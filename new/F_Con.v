==> flow/design.v <==
`timescale 1ns / 1ps
module Acc  #(parameter WL=8,     
                        Out=8)       
            (input CLK, EN1, EN2,
            input [WL-1:0] Acc_P,        
            output reg [Out-1:0] Pos,    
            output reg rst_flg);         
reg [Out-1:0] tmp;
initial Pos <= 0;     
always @(posedge CLK) begin
    rst_flg <= 0;                    
    if (Pos==Acc_P) begin            
        Pos <= 0;                    
        rst_flg <= 1;                
        end
    else
        if (EN1 & EN2) begin         
        Pos <= Pos +1;               
        end
    else
        if (~EN1) begin              
        Pos <= 0;                    
        rst_flg <= 1;                
        end
end   
endmodule
`timescale 1ns / 1ps
module Count#(parameter WL=8)            
            (input CLK, EN,             
            input [WL-1:0] C_P,        
            output reg rst_flg,
            output reg [WL-1:0] count);         
initial count = 0;            
always @(posedge CLK) begin
rst_flg <= 0;
    if (count==C_P) begin
        count <= 0;
        rst_flg <= 1;
        end
    else if (~EN) begin
        count <= 0;
        rst_flg <= 1;
        end
    else 
        count <= count +1;     
end
endmodule
`timescale 1ns / 1ps
module F_Con    #(parameter WL=8)             
                (input EN_MC, EN_E, CLK,         
                input [WL-1:0] Acc_P, C_P,       
                output [WL-1:0] count,           
                output rst_flg_A, rst_flg_C,     
                output [WL-1:0] Addr);        
wire rst_flg_C;
wire EN;
wire [WL-1:0] Pos;
assign EN = EN_MC | EN_E;
Acc     A01 (.CLK(CLK),
                .EN1(EN),                
                .EN2(rst_flg_C),         
                .Acc_P(Acc_P),           
                .Pos(Addr),              
                .rst_flg(rst_flg_A));    
Count   C01 (.CLK(CLK),
                .EN(EN),                 
                .C_P(C_P),               
                .rst_flg(rst_flg_C),     
                .count(count));          
always @(posedge CLK) begin
    end
endmodule
### Step by step through the tools: F_Con

Tool output for the design above, in the order of the flow.
Line numbers count from 1 in the design file above.
Operators: Yosys type, input widths -> output width; for muxes data width and select width s.
Cell names lack the library's common part.
A cell with -- has no value.

| set-up | value |
|---|---|
| design top | F_Con |
| clock port | CLK |
| library | sky130hd |
| timing corner | tt_025C_1v80 |

### After elaboration

Source: Yosys, flattened and elaborated, memories not mapped. Widths are those after wreduce. Registers that Yosys merges into a memory's read port (data or address) are not register bits. Print and check cells do not count. Equal cells are merged and count once.

| operators by class | value |
|---|---|
| reductions and logical operators | 1 |
| add/sub/neg operators | 2 |
| mux-type cells | 4 |
| equality and inequality tests | 3 |
| bitwise operators | 3 |

Operator list:

| kind | count |
|---|---|
| $add 8x1->8 const B | 2 |
| $eq 8x8->1 | 2 |
| $mux 8 | 2 |
| $ne 2x1->1 const B | 1 |
| $reduce_or 2->1 | 1 |
| $mux 1 | 2 |
| $and 1x1->1 | 1 |
| $or 1x1->1 | 1 |
| $not 1->1 | 1 |

| storage and ports | value |
|---|---|
| bits in registers | 18 |
| elaborated cells | 17 |
| output and inout port bits | 18 |
| input bits | 19 |

### Logic depth

Depth = most cells in a row (Yosys ltp): at word level without a register or memory, in the mapped netlist without a sequential cell, where the memories' decode and read muxes count.

| logic depth | value |
|---|---|
| depth in word-level cells | 3 |
| ABC_AREA | 0 |
| depth in mapped cells | 4 |
| mapped depth without buffers | 4 |

### Synthesis result

Yosys stat after the flow's synthesis: flattened, memories mapped to cells. It holds for the ABC_AREA given above (unset counts as 0); a run with the other value may have another netlist.

| mapped netlist | value |
|---|---|
| standard cells after synthesis | 97 |
| synthesis area | 992.2 um^2 |
| flip-flop cells | 18 |
| area of sequential cells | 360.3 um^2 |
| buffer cells | 4 |

Cells by type:

| cell type | count | area in all (um^2) |
|---|---|---|
| dfxtp_1 | 18 | 360.346 |
| xor2_1 | 21 | 183.926 |
| nor4_4 | 4 | 85.082 |
| a211oi_1 | 10 | 75.072 |
| a221oi_1 | 6 | 52.55 |
| or3_1 | 6 | 37.536 |
| o21ai_0 | 6 | 30.029 |
| ha_1 | 2 | 25.024 |
| nand3_1 | 5 | 25.024 |
| nand4_1 | 3 | 18.768 |
| xnor2_1 | 2 | 17.517 |
| a21o_1 | 2 | 15.014 |
| nand2_1 | 4 | 15.014 |
| nand4_2 | 1 | 12.512 |
| clkbuf_2 | 2 | 10.01 |
| mux2i_1 | 1 | 10.01 |
| buf_4 | 1 | 7.507 |
| clkbuf_1 | 1 | 3.754 |

Not listed: further types 2, cells in them 2.
By module: a second synthesis without flattening, with its own total; a netlist apart from the flattened one above.

| second synthesis, totals | value |
|---|---|
| cell total of the unflattened synthesis | 100 |
| area total of the unflattened synthesis | 1,038.5 um^2 |

Rows give one instance, submodules left out.

By module:

| module | sequential area (um^2) | area (um^2) | cells | instances |
|---|---|---|---|---|
| Count | 180.2 | 523.0 | 50 | 1 |
| Acc | 180.2 | 509.2 | 49 | 1 |
| F_Con | 0.0 | 6.3 | 1 | 1 |

### Worst setup path after synthesis

OpenSTA on the mapped netlist: ideal clock, no wires. The path of least setup slack (recovery checks aside). Input and output delay are each 20% of the period. Register names are those of the netlist, which keeps one name where synthesis merged equal registers.

| timing after synthesis | value |
|---|---|
| path type | in2reg |
| from | input port Acc_P[5] |
| to | register A01.Pos[5] |
| path buffers | 0 |
| arrival time | 1,299 ps |
| setup time | 149 ps |
| required time | 2,691 ps |
| driving pins on the path | 3 |
| input delay | 568 ps |
| slack | 1,392 ps |
| launch time at the first pin | 568 ps |
| clock period | 2,840 ps |
| delay of the path | 880 ps |
| synthesis period reached | 1,448 ps |

"delay of the path" is the arrival time less input delay plus setup time.
"driving pins on the path" counts driving pins, that of a launching flip-flop among them; a cell with two outputs on the path counts twice.
"synthesis period reached" is the clock period less the worst setup slack; recovery checks do not enter. This is arithmetic on one report: input and output delays are still those of the set period (20% each).
The rows between start and end are the longest chain of elaborated cells between them; the timing report does not say that the signal goes this way. Where chains are equally long, one stands for them.
A line is the first line of the expression or statement that the cell stems from. Yosys adds cells for indexed reads and writes and turns some case tables into memories.
At most two assigning lines are given for a register; there are more.

| on the way, after synthesis | value |
|---|---|
| path through | xor2_1 -> nor4_4 -> a221oi_1 |
| length of the longest elaborated chain | 1 |
| elaborated cells between the ends (all ways) | 1 |
| source lines of those cells | 1 |
| those cells by class | 1 x eq/ne |

RTL lines, path after synthesis:

| what | line | RTL |
|---|---|---|
| start: declaration | 51 | `input [WL-1:0] Acc_P, C_P,` |
| $eq 8x8->1 | 12 | `if (Pos==Acc_P) begin` |
| end: assignment | 13 | `Pos <= 0;` |
| end: assignment | 18 | `Pos <= Pos +1;` |
| end: declaration | 6 | `output reg [Out-1:0] Pos,` |

### Worst path after layout

Path of least setup slack in the final report of run A (OpenROAD, finished layout, wires in). Where an end is a register, its clock arrival counts in the times.
The report prints the path's times to 10 ps; the period is as set.

| timing post-layout | value |
|---|---|
| path type | reg2reg |
| from | register A01.Pos[0] |
| to | register A01.Pos[6] |
| arrival time | 1,560 ps |
| clock period | 1,640 ps |
| launch time at the first pin | 300 ps |
| driving pins on the path | 6 |
| setup time | 80 ps |
| path buffers | 1 |
| slack | 300 ps |
| required time | 1,850 ps |

The rows between start and end are the longest chain of elaborated cells between them; the timing report does not say that the signal goes this way. Where chains are equally long, one stands for them.
At most two assigning lines are given for a register; there are more.

| on the way, post-layout | value |
|---|---|
| path through | dfxtp_4 -> buf_4 -> ha_4 -> nand3_2 -> or3_1 -> a221oi_2 |
| length of the longest elaborated chain | 2 |
| elaborated cells between the ends (all ways) | 3 |
| source lines of those cells | 3 |
| those cells by class | 1 x add/sub; 1 x eq/ne; 1 x mux |

RTL lines, path post-layout:

| what | line | RTL |
|---|---|---|
| start: declaration | 6 | `output reg [Out-1:0] Pos,` |
| start: assignment | 13 | `Pos <= 0;` |
| start: assignment | 18 | `Pos <= Pos +1;` |
| $add 8x1->8 | 18 |  |
| $mux 8 | 17 | `if (EN1 & EN2) begin` |
| end: assignment | 13 |  |
| end: assignment | 18 |  |
| end: declaration | 6 |  |

Add stored flow runs of F_Con

Stored flow runs of F_Con (2 of them; Yosys, OpenROAD, sky130hd). They differ in their settings and are not a sequence. Constraints: input delay and output delay 20% of the set period each, output load 0.01 pF.
"clock period achieved" = clock period - worst setup slack. The figure is calculated, with input and output delays left at 20% of the set period.
"allowed time less slack (worst setup path)" = time allowed to the worst setup path (clock period - input delay - output delay, where it has them) - its slack; a late launch clock adds to it, a late capture clock takes from it.
"power consumption" rests on the timing tool's default activity at the inputs, not on a simulated workload.
"allowed time less slack (worst setup path)" is given in steps of 10 ps.
A setting shown as - is not set for that run.
Results: - = not shown.

| item | run A | run B |
|---|---|---|
| period_ns | 1.64 | 1.19 |
| SETUP_SLACK_MARGIN | 0.39 | -0.01 |
| CAP_MARGIN | 20 | 20 |
| CORE_MARGIN | 2 | 2 |
| CORE_UTILIZATION | 40 | 55 |
| SLEW_MARGIN | 20 | 20 |
| PLACE_DENSITY_LB_ADDON | - | 0.02 |
| HOLD_SLACK_MARGIN | - | -0.01 |
| CELL_PAD_IN_SITES_GLOBAL_PLACEMENT | - | 2 |
| CELL_PAD_IN_SITES_DETAIL_PLACEMENT | - | 1 |
| TNS_END_PERCENT | - | 50 |
| CTS_CLUSTER_SIZE | - | 20 |
| MAX_ROUTING_LAYER | - | met4 |
| synthesized cell area (um^2) | 992.2 | - |
| total die area (um^2) | 2,895.0 | - |
| standard-cell area after layout (um^2) | 1,740.4 | - |
| final utilization (%) | 72.2 | - |
| worst slack on setup checks (ps) | 298 | - |
| total negative slack on setup checks (ps) | 0 | - |
| worst-case hold slack (ps) | 505 | - |
| power consumption (uW) | 1,480 | - |
| clock period achieved (ps) | 1,342 | - |
| allowed time less slack (worst setup path) (ps) | 1,340 | - |
| critical path kind | reg2reg | - |

Run B: no final report: placement broke off with FLW-0024
