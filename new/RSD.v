==> flow/design.v <==
`timescale 1ns / 1ps
module RSD  #(parameter WL=16)
                (input EN1, EN2, CLK,                    
                input signed [WL-1:0] data_in,           
                output reg signed [WL-1:0] data_out,     
                output reg [4:0] total,                  
                output reg z_flg);                           
initial total = 0;                                      
initial data_out = 0; 
always @(posedge CLK) begin
    if (EN1 & EN2) begin                     
        if (total==16)                       
            total =16;                       
        else 
            total = total +1;                
    end
    else if (~EN1) begin                     
            total = 0;                       
            z_flg = 1;                     
    end
    else                         
        data_out <= (data_in >>> (16 - total));      
end                                          
endmodule
---- Step by step through the tools: RSD ----
The steps from the RTL of RSD to its reports follow in flow order.
Line numbers count from 1 in the design file above.
Operators carry their Yosys type and port widths (W data, S select, Z words).
Cell names lack the library's common part.
A cell with n/a has no value.
set-up
  design top .............................. RSD
  clock ................................... CLK
  library ................................. sky130hd
  library corner .......................... tt_025C_1v80

---- Elaborated design ----
Source: Yosys, flattened and elaborated, memories not mapped. Widths are those after wreduce. Registers that Yosys merges into a memory's read port (data or address) are not register bits. Print and check cells do not count. Equal cells are merged and count once.
cells by class
  multiplexer cells ....................... 3
  divide/modulo/power cells ............... 0
  $mul .................................... 0
  shift-type cells ........................ 1
  bitwise logic cells ..................... 2
  equality and inequality tests ........... 2
  $add $sub $neg .......................... 2
  magnitude comparators ................... 0
  reduce/logical cells .................... 1
operator list
  operator               count
  $sshr A16 B32 Y16      1
  $mux W5                3
  $sub A5 B5 Y6 const A  1
  $add A5 B1 Y5 const B  1
  $eq A5 B5 Y1 const B   1
  $ne A2 B1 Y1 const B   1
  $reduce_and A2 Y1      1
  $and A1 B1 Y1          1
  $not A1 Y1             1
bit counts
  bits of input ports ..................... 19
  flip-flop bits (word level) ............. 21
  output and inout port bits .............. 22
  bits in read-only memories .............. 0
  memory bits (writable) .................. 0
  memories ................................ 0
  bits in latches ......................... 0
  clocked read ports x word width ......... 0

---- Longest topological paths ----
Depth = most cells in a row (Yosys ltp): at word level without a register or memory, in the mapped netlist without a sequential cell, where the memories' decode and read muxes count.
depth
  depth after elaboration ................. 3
  ABC_AREA ................................ 1
  gate-level depth with buffers ........... 12

---- Synthesis result ----
The flow's flattened synthesis, as Yosys stat reports it; memories are mapped. The netlist is that of the ABC_AREA named above (0 if unset); the other value can give another one.
cells by type
  type      count
  edfxtp_1  21
  nand3_1   79
  nand2_1   57
  nand3_2   19
  buf_6     4
  inv_1     12
  ha_1      3
  nand3_4   2
  buf_2     6
  a21oi_1   5
  nor2_1    6
  buf_4     2
  inv_8     1
  nand2_4   1
  nor2_4    1
  xnor2_1   1
  nand3b_1  1
  o21a_1    1
Other cell types: 4; their cells: 4.
synthesis totals
  mapped flip-flops ....................... 21
  chip area (Yosys) ....................... 1764.2 um2
  standard cells after synthesis .......... 226
  buffers ................................. 12

---- Timing after synthesis ----
OpenSTA on the mapped netlist: ideal clock, no wires. The path of least setup slack (recovery checks aside). Input and output delay are each 20% of the period. Register names are those of the netlist, which keeps one name where synthesis merged equal registers.
timing path post-synthesis
  kind .................................... flip-flop to flip-flop
  start ................................... reg total[0]
  end ..................................... reg data_out[10]
  clock period ............................ 2.76 ns
  time at the first pin ................... 0.000 ns
  arrival ................................. 1.965 ns
  path slack .............................. 0.535 ns
  setup time .............................. 0.259 ns
  stages .................................. 12
  buffers on the path ..................... 2
  delay of the path ....................... 2.224 ns
  synthesis period reached ................ 2.225 ns
"delay of the path" = arrival - input delay + setup time.
"stages": output pins that drive a net of the path, with the launching flip-flop's if there is one; two outputs of one cell count as two.
"synthesis period reached" is the clock period less the worst setup slack; recovery checks do not enter. This is arithmetic on one report: input and output delays are still those of the set period (20% each).
Between the ends stands the longest chain of elaborated cells between them, by number of cells; it is not shown to be the way that was timed. Of several equally long chains one is given.
Each line given opens the expression or statement behind the cell; cells for indexed reads and writes are added by Yosys, which also makes memories of some case tables.
At most two assigning lines are given for a register; there are more.
on the way, post-synthesis
  cell sequence ........................... edfxtp_1 > buf_6 > inv_8 > buf_2 > ha_1 > nand2_1 > nor2_1 > ha_1 > nor2_2 > inv_1 > nand2_1 > nand2_1
  cells in the longest elaborated chain ... 2
  elaborated cells on any way between the ends .. 2
  source lines of those cells ............. 1
  classes of those cells .................. 1 x add/sub; 1 x shift
RTL lines, path post-synthesis
  element            line  text
  from (decl)        6     output reg [4:0] total,
  from (assign)      13    total =16;
  from (assign)      15    total = total +1;
  $sub A5 B5 Y6      22    data_out <= (data_in >>> (16 - total));
  $sshr A16 B32 Y16  22
  to (assign)        22
  to (decl)          5     output reg signed [WL-1:0] data_out,

Design RSD on sky130hd. What follows are 2 stored runs of the flow, each under its own settings; their order means nothing. The constraints put input and output delay at 20% of the set period each and load the outputs with 0.01 pF.

Flow files of run 1
==> flow/run.sh <==
#!/bin/bash
# the make line also repeats the synthesis and layout settings of config.mk as NAME=value (left out here)
make -C /OpenROAD-flow-scripts/flow DESIGN_CONFIG=/design/flow/config.mk WORK_HOME=/design/flow/orfs CLKGATE_MAP_FILE= finish
==> flow/config.mk <==
export PLATFORM = sky130hd
export DESIGN_NAME = RSD
export DESIGN_NICKNAME = RSD
export VERILOG_FILES = /design/flow/design.v
export SDC_FILE = /design/flow/constraint.sdc
export NUM_CORES = 4
export LEC_CHECK = 0
export ABC_AREA = 1
export CAP_MARGIN = 20
export CELL_PAD_IN_SITES_DETAIL_PLACEMENT = 2
export CELL_PAD_IN_SITES_GLOBAL_PLACEMENT = 0
export CORE_ASPECT_RATIO = 1.81
export CORE_MARGIN = 2
export CORE_UTILIZATION = 67
export CTS_CLUSTER_DIAMETER = 265
export CTS_CLUSTER_SIZE = 34
export PLACE_DENSITY = 0.77
export SLEW_MARGIN = 20
==> flow/constraint.sdc <==
create_clock -name core_clock -period 3.19 [get_ports {CLK}]
set_input_delay 0.6380 -clock core_clock [delete_from_list [all_inputs] [get_ports {CLK}]]
set_output_delay 0.6380 -clock core_clock [all_outputs]
set_load 0.01 [all_outputs]

report of run 1: did not finish, place, DPL-0033

Flow files of run 2
==> flow/run.sh <==
#!/bin/bash
# the make line also repeats the synthesis and layout settings of config.mk as NAME=value (left out here)
make -C /OpenROAD-flow-scripts/flow DESIGN_CONFIG=/design/flow/config.mk WORK_HOME=/design/flow/orfs CLKGATE_MAP_FILE= finish
==> flow/config.mk <==
export PLATFORM = sky130hd
export DESIGN_NAME = RSD
export DESIGN_NICKNAME = RSD
export VERILOG_FILES = /design/flow/design.v
export SDC_FILE = /design/flow/constraint.sdc
export NUM_CORES = 4
export LEC_CHECK = 0
export CAP_MARGIN = 20
export CELL_PAD_IN_SITES_GLOBAL_PLACEMENT = 2
export CORE_MARGIN = 2
export CORE_UTILIZATION = 61
export MIN_ROUTING_LAYER = met1
export PLACE_DENSITY_LB_ADDON = 0.25
export SETUP_SLACK_MARGIN = -0.11
export SLEW_MARGIN = 10
==> flow/constraint.sdc <==
create_clock -name core_clock -period 1.8 [get_ports {CLK}]
set_input_delay 0.3600 -clock core_clock [delete_from_list [all_inputs] [get_ports {CLK}]]
set_output_delay 0.3600 -clock core_clock [all_outputs]
set_load 0.01 [all_outputs]

report of run 2: did not finish, place, FLW-0024
