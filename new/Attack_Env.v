==> flow/design.v <==
`timescale 1ns / 1ps
module Attack_Env#(parameter DL=16,              
                    WL=8)                        
                    (input  signed [DL-1:0] data_in,        
                    input   [WL-1:0] A_E_param,    
                    input   [4:0] D_S_param,
                    input   EN_MC, CLK,               
                    output  hold,
                    output  signed [DL-1:0] data_out,
                    output  [4:0] total,
                    output  z_flg);           
wire flg;                                               
Count   AEC1    (.C_P(A_E_param),        
                .CLK(CLK),
                .EN(EN_MC),
                .rst_flg(flg));          
RSD_2     AER1    (.data_in(data_in),      
                .data_out(data_out),     
                .EN1(EN_MC),
                .EN2(flg),
                .CLK(CLK),
                .D_S_param(D_S_param),
                .total(total),
                .z_flg(z_flg),
                .hold(hold)
                );          
always @(posedge CLK)begin
end
endmodule
`timescale 1ns / 1ps
module Count#(parameter WL=8)            
            (input CLK, EN,             
            input [WL-1:0] C_P,        
            output reg rst_flg,
            output reg [WL-1:0] count);         
initial count = 0;            
always @(posedge CLK) begin
rst_flg <= 0;
    if (count==C_P) begin
        count <= 0;
        rst_flg <= 1;
        end
    else if (~EN) begin
        count <= 0;
        rst_flg <= 1;
        end
    else 
        count <= count +1;     
end
endmodule
`timescale 1ns / 1ps
module RSD_2 #(parameter WL=16)
                (input EN1, EN2, CLK,                    
                input   signed  [WL-1:0]    data_in,         
                input   [4:0]   D_S_param,
                output  reg signed [WL-1:0] data_out,    
                output  reg [4:0]   total,                 
                output  reg hold,                        
                output  reg z_flg);                      
initial total = 0;                                      
initial data_out = 0;
initial hold = 0;
initial z_flg =0;
always @(posedge CLK) begin
    if (EN1 & EN2 & ~z_flg) begin        
        hold <= 1;                       
        if (total==16)                   
            z_flg <= 1;                  
        else 
            total = total +1;            
        end         
    if (EN1 & EN2 & z_flg)               
        if (total==D_S_param)            
            total = total;               
        else    
            total = total -1;            
    else if (~EN1) begin                 
        if (total==0) begin              
            hold <=0;                    
            z_flg <= 0;                  
            end
        else 
            total = total -1;            
        end
    data_out <= (data_in >>> (16 - total));      
end    
endmodule
### Tool chain data of Attack_Env

What the tools print for Attack_Env, step after step.
Lines are those of the file above, counted from 1.
Cell names lack the library's common part.
A cell with -- has no value.

* top module: Attack_Env
* clock: CLK
* standard-cell library: sky130hd
* library corner: tt_025C_1v80

### Elaborated design

Source: Yosys, flattened and elaborated, memories not mapped. Widths are those after wreduce. Registers that Yosys merges into a memory's read port (data or address) are not register bits. Print and check cells do not count. Equal cells are merged and count once.

* input port bits: 31
* bits in registers: 32
* word-level cells: 37

* reduce/logical cells: 2
* $add $sub $neg: 4
* multiplexer cells: 16
* shift-type cells: 1
* eq/ne operators: 3
* bitwise logic cells: 5

Operator list (count)
* 16-bit by 32-bit >>> shifter with 16-bit output: 1
* 5-bit two-way mux: 6
* 1-bit two-way mux: 10
* 8-bit by 1-bit adder with 8-bit output with constant B: 1
* 8-bit == test: 1
* 5-bit by 5-bit subtractor with 6-bit output with constant A: 1
* 5-bit by 1-bit adder with 5-bit output with constant B: 1
* 5-bit by 1-bit subtractor with 5-bit output with constant B: 1
* 5-bit == test: 1
* 5-bit == test with constant B: 1
* 5-bit zero test: 1
* 1-bit bitwise AND: 3
* 1-bit NOT: 2
* 2-bit OR reduction: 1

### Logic depth

Longest topological path by Yosys (ltp), each cell counted once; first at word level (registers and memories cut), then after technology mapping (sequential cells cut; the memories' decode and read muxes count).

* depth in word-level cells: 9
* ABC_AREA: 0
* depth in mapped cells: 21
* depth with buffers taken out: 17

### After synthesis

The flow's flattened synthesis, as Yosys stat reports it; memories are mapped. The netlist is that of the ABC_AREA named above (0 if unset); the other value can give another one.

Cells by type
* dfxtp_1: count 32, total area 640.614 um2
* mux4_2: count 7, total area 157.651 um2
* xnor2_1: count 14, total area 122.618 um2
* nand2_1: count 28, total area 105.101 um2
* nand3_1: count 20, total area 100.096 um2
* a21oi_1: count 18, total area 90.086 um2
* nor2_1: count 22, total area 82.579 um2
* mux2i_1: count 7, total area 70.067 um2
* xor2_1: count 7, total area 61.309 um2
* o221ai_1: count 6, total area 52.55 um2
* ha_1: count 4, total area 50.048 um2
* o21ai_0: count 10, total area 50.048 um2
* a21o_1: count 6, total area 45.043 um2
* buf_4: count 6, total area 45.043 um2
* buf_6: count 4, total area 45.043 um2
* mux2_2: count 4, total area 45.043 um2
* nor3_1: count 9, total area 45.043 um2
* a31oi_1: count 7, total area 43.792 um2

Not listed: further types 63, cells in them 136.

* buffers: 23
* flip-flop cells: 32
* chip area (Yosys): 2929.1 um2
* standard cells after synthesis: 347

The figures by module come from a second, unflattened synthesis with its own total; it is not the netlist above.

* cells (unflattened synthesis): 333
* area (unflattened synthesis): 2904.0 um2

Each row is one instance without its submodules.

By module
* RSD_2: cells 283, instances 1, area 2381.0 um2
* Count: cells 50, instances 1, area 523.0 um2
* Attack_Env: cells 0, instances 1, area 0.0 um2

### Path before layout

Source: OpenSTA report_checks on the synthesized netlist (no wires, ideal clock, input and output delay 20% of the period each), path of least setup slack; recovery checks are left aside. Register names are those of the netlist, which keeps one name where synthesis merged equal registers.

* path type: input port to flip-flop
* from: input EN_MC
* to: register AER1.data_out[14]
* data arrival time: 4255 ps
* path buffers: 3
* input delay: 1028 ps
* slack: 749 ps
* period: 5140 ps
* driving pins on the path: 17
* path delay: 3363 ps
* time at the first pin: 1028 ps
* synthesis period reached: 4391 ps

"path delay" is the arrival time less input delay plus setup time.
"driving pins on the path" counts driving pins, that of a launching flip-flop among them; a cell with two outputs on the path counts twice.
"synthesis period reached" is the clock period less the worst setup slack; recovery checks do not enter. This is arithmetic on one report: input and output delays are still those of the set period (20% each).
Between the ends stands the longest chain of elaborated cells between them, by number of cells; it is not shown to be the way that was timed. Of several equally long chains one is given.
A line is the first line of the expression or statement that the cell stems from. Yosys adds cells for indexed reads and writes and turns some case tables into memories.

* path through: and3b_1 > buf_6 > a211o_4 > a211oi_4 > a21oi_2 > a2111o_1 > and2_1 > buf_6 > clkinv_8 > ha_1 > nand4_1 > mux2_2 > o211ai_2 > buf_4 > nand2_1 > a2111oi_0 > o21ai_0
* cells in the longest elaborated chain: 9
* elaborated cells on any way between the ends: 13

RTL lines, path after synthesis
* from (decl): line 7 `input   EN_MC, CLK,`
* 1-bit bitwise AND x2: line 65 `if (EN1 & EN2 & ~z_flg) begin`
* 5-bit two-way mux: line 65
* 5-bit by 1-bit subtractor with 5-bit output: line 83 `total = total -1;`
* 5-bit two-way mux: line 78 `if (total==0) begin`
* 5-bit two-way mux: line 77 `else if (~EN1) begin`
* 5-bit two-way mux: line 72 `if (EN1 & EN2 & z_flg)`
* 5-bit by 5-bit subtractor with 6-bit output: line 85 `data_out <= (data_in >>> (16 - total));`
* 16-bit by 32-bit >>> shifter with 16-bit output: line 85
* to (assign): line 85
* to (decl): line 56 `output  reg signed [WL-1:0] data_out,`

### Timing after layout

From the final timing report of entry A: the path of least setup slack in the routed layout; clock arrival at registers is part of the times.
The report prints the path's times to 10 ps; the period is as set.

* path type: input port to flip-flop
* from: input EN_MC
* to: register AER1.data_out[2]
* data arrival time: 4040 ps
* slack: 80 ps
* time at the first pin: 780 ps
* path buffers: 5
* input delay: 780 ps
* period: 3920 ps
* driving pins on the path: 15

Between the ends stands the longest chain of elaborated cells between them, by number of cells; it is not shown to be the way that was timed. Of several equally long chains one is given.

* path through: dlygate4sd2_1 > and3b_2 > a211o_4 > a211oi_4 > a21oi_2 > a2111o_1 > buf_4 > buf_4 > buf_4 > a22oi_1 > a31oi_4 > buf_4 > or3_1 > a311o_1 > a21o_1
* cells in the longest elaborated chain: 9
* elaborated cells on any way between the ends: 13

RTL lines, path after layout
* from (decl): line 7 `input   EN_MC, CLK,`
* 1-bit bitwise AND x2: line 65 `if (EN1 & EN2 & ~z_flg) begin`
* 5-bit two-way mux: line 65
* 5-bit by 1-bit subtractor with 5-bit output: line 83 `total = total -1;`
* 5-bit two-way mux: line 78 `if (total==0) begin`
* 5-bit two-way mux: line 77 `else if (~EN1) begin`
* 5-bit two-way mux: line 72 `if (EN1 & EN2 & z_flg)`
* 5-bit by 5-bit subtractor with 6-bit output: line 85 `data_out <= (data_in >>> (16 - total));`
* 16-bit by 32-bit >>> shifter with 16-bit output: line 85
* to (assign): line 85
* to (decl): line 56 `output  reg signed [WL-1:0] data_out,`

Subject: flow runs of Attack_Env

Hi,

Measured data: module Attack_Env, platform sky130hd, 2 stored runs of the flow under differing settings, order arbitrary. Input and output delays are each 20% of the period that was set; the output load is 0.01 pF.
"time of the worst setup path" = time allowed to the worst setup path (clock period - input delay - output delay, where it has them) - its slack; a late launch clock adds to it, a late capture clock takes from it.
"time of the worst setup path" is known to 10 ps.

### Entry A

Settings: `period_ns=3.92`, `CAP_MARGIN=20`, `CORE_MARGIN=2`, `CORE_UTILIZATION=40`, `SLEW_MARGIN=20`

- Post-synthesis cell area: 2,929.1 um2
- Time of the worst setup path: 3,060 ps
- Type of the worst setup path: input port to flip-flop
- Post-route utilization: 62.8 %
- Setup slack of the worst path: 77 ps
- Smallest hold slack: 490 ps
- Total negative slack on setup checks: 0 ps
- Overall die area: 8,022.8 um2

### Entry B

Settings: `period_ns=3.8`, `CORE_UTILIZATION=35`, `PLACE_DENSITY_LB_ADDON=0.09`, `CORE_ASPECT_RATIO=0.53`, `TNS_END_PERCENT=65`, `ABC_AREA=0`, `GPL_ROUTABILITY_DRIVEN=0`, `CTS_CLUSTER_SIZE=74`, `CTS_CLUSTER_DIAMETER=378`, `SLEW_MARGIN=35`, `MAX_ROUTING_LAYER=met5`, `CAP_MARGIN=20`, `CORE_MARGIN=2`

- Post-synthesis cell area: 2,929.1 um2
- Smallest hold slack: 484 ps
- Total negative slack on setup checks: 0 ps
- Time of the worst setup path: 3,000 ps
- Type of the worst setup path: input port to flip-flop
- Overall die area: 9,154.0 um2
- Setup slack of the worst path: 38 ps
- Post-route utilization: 58.3 %

Regards
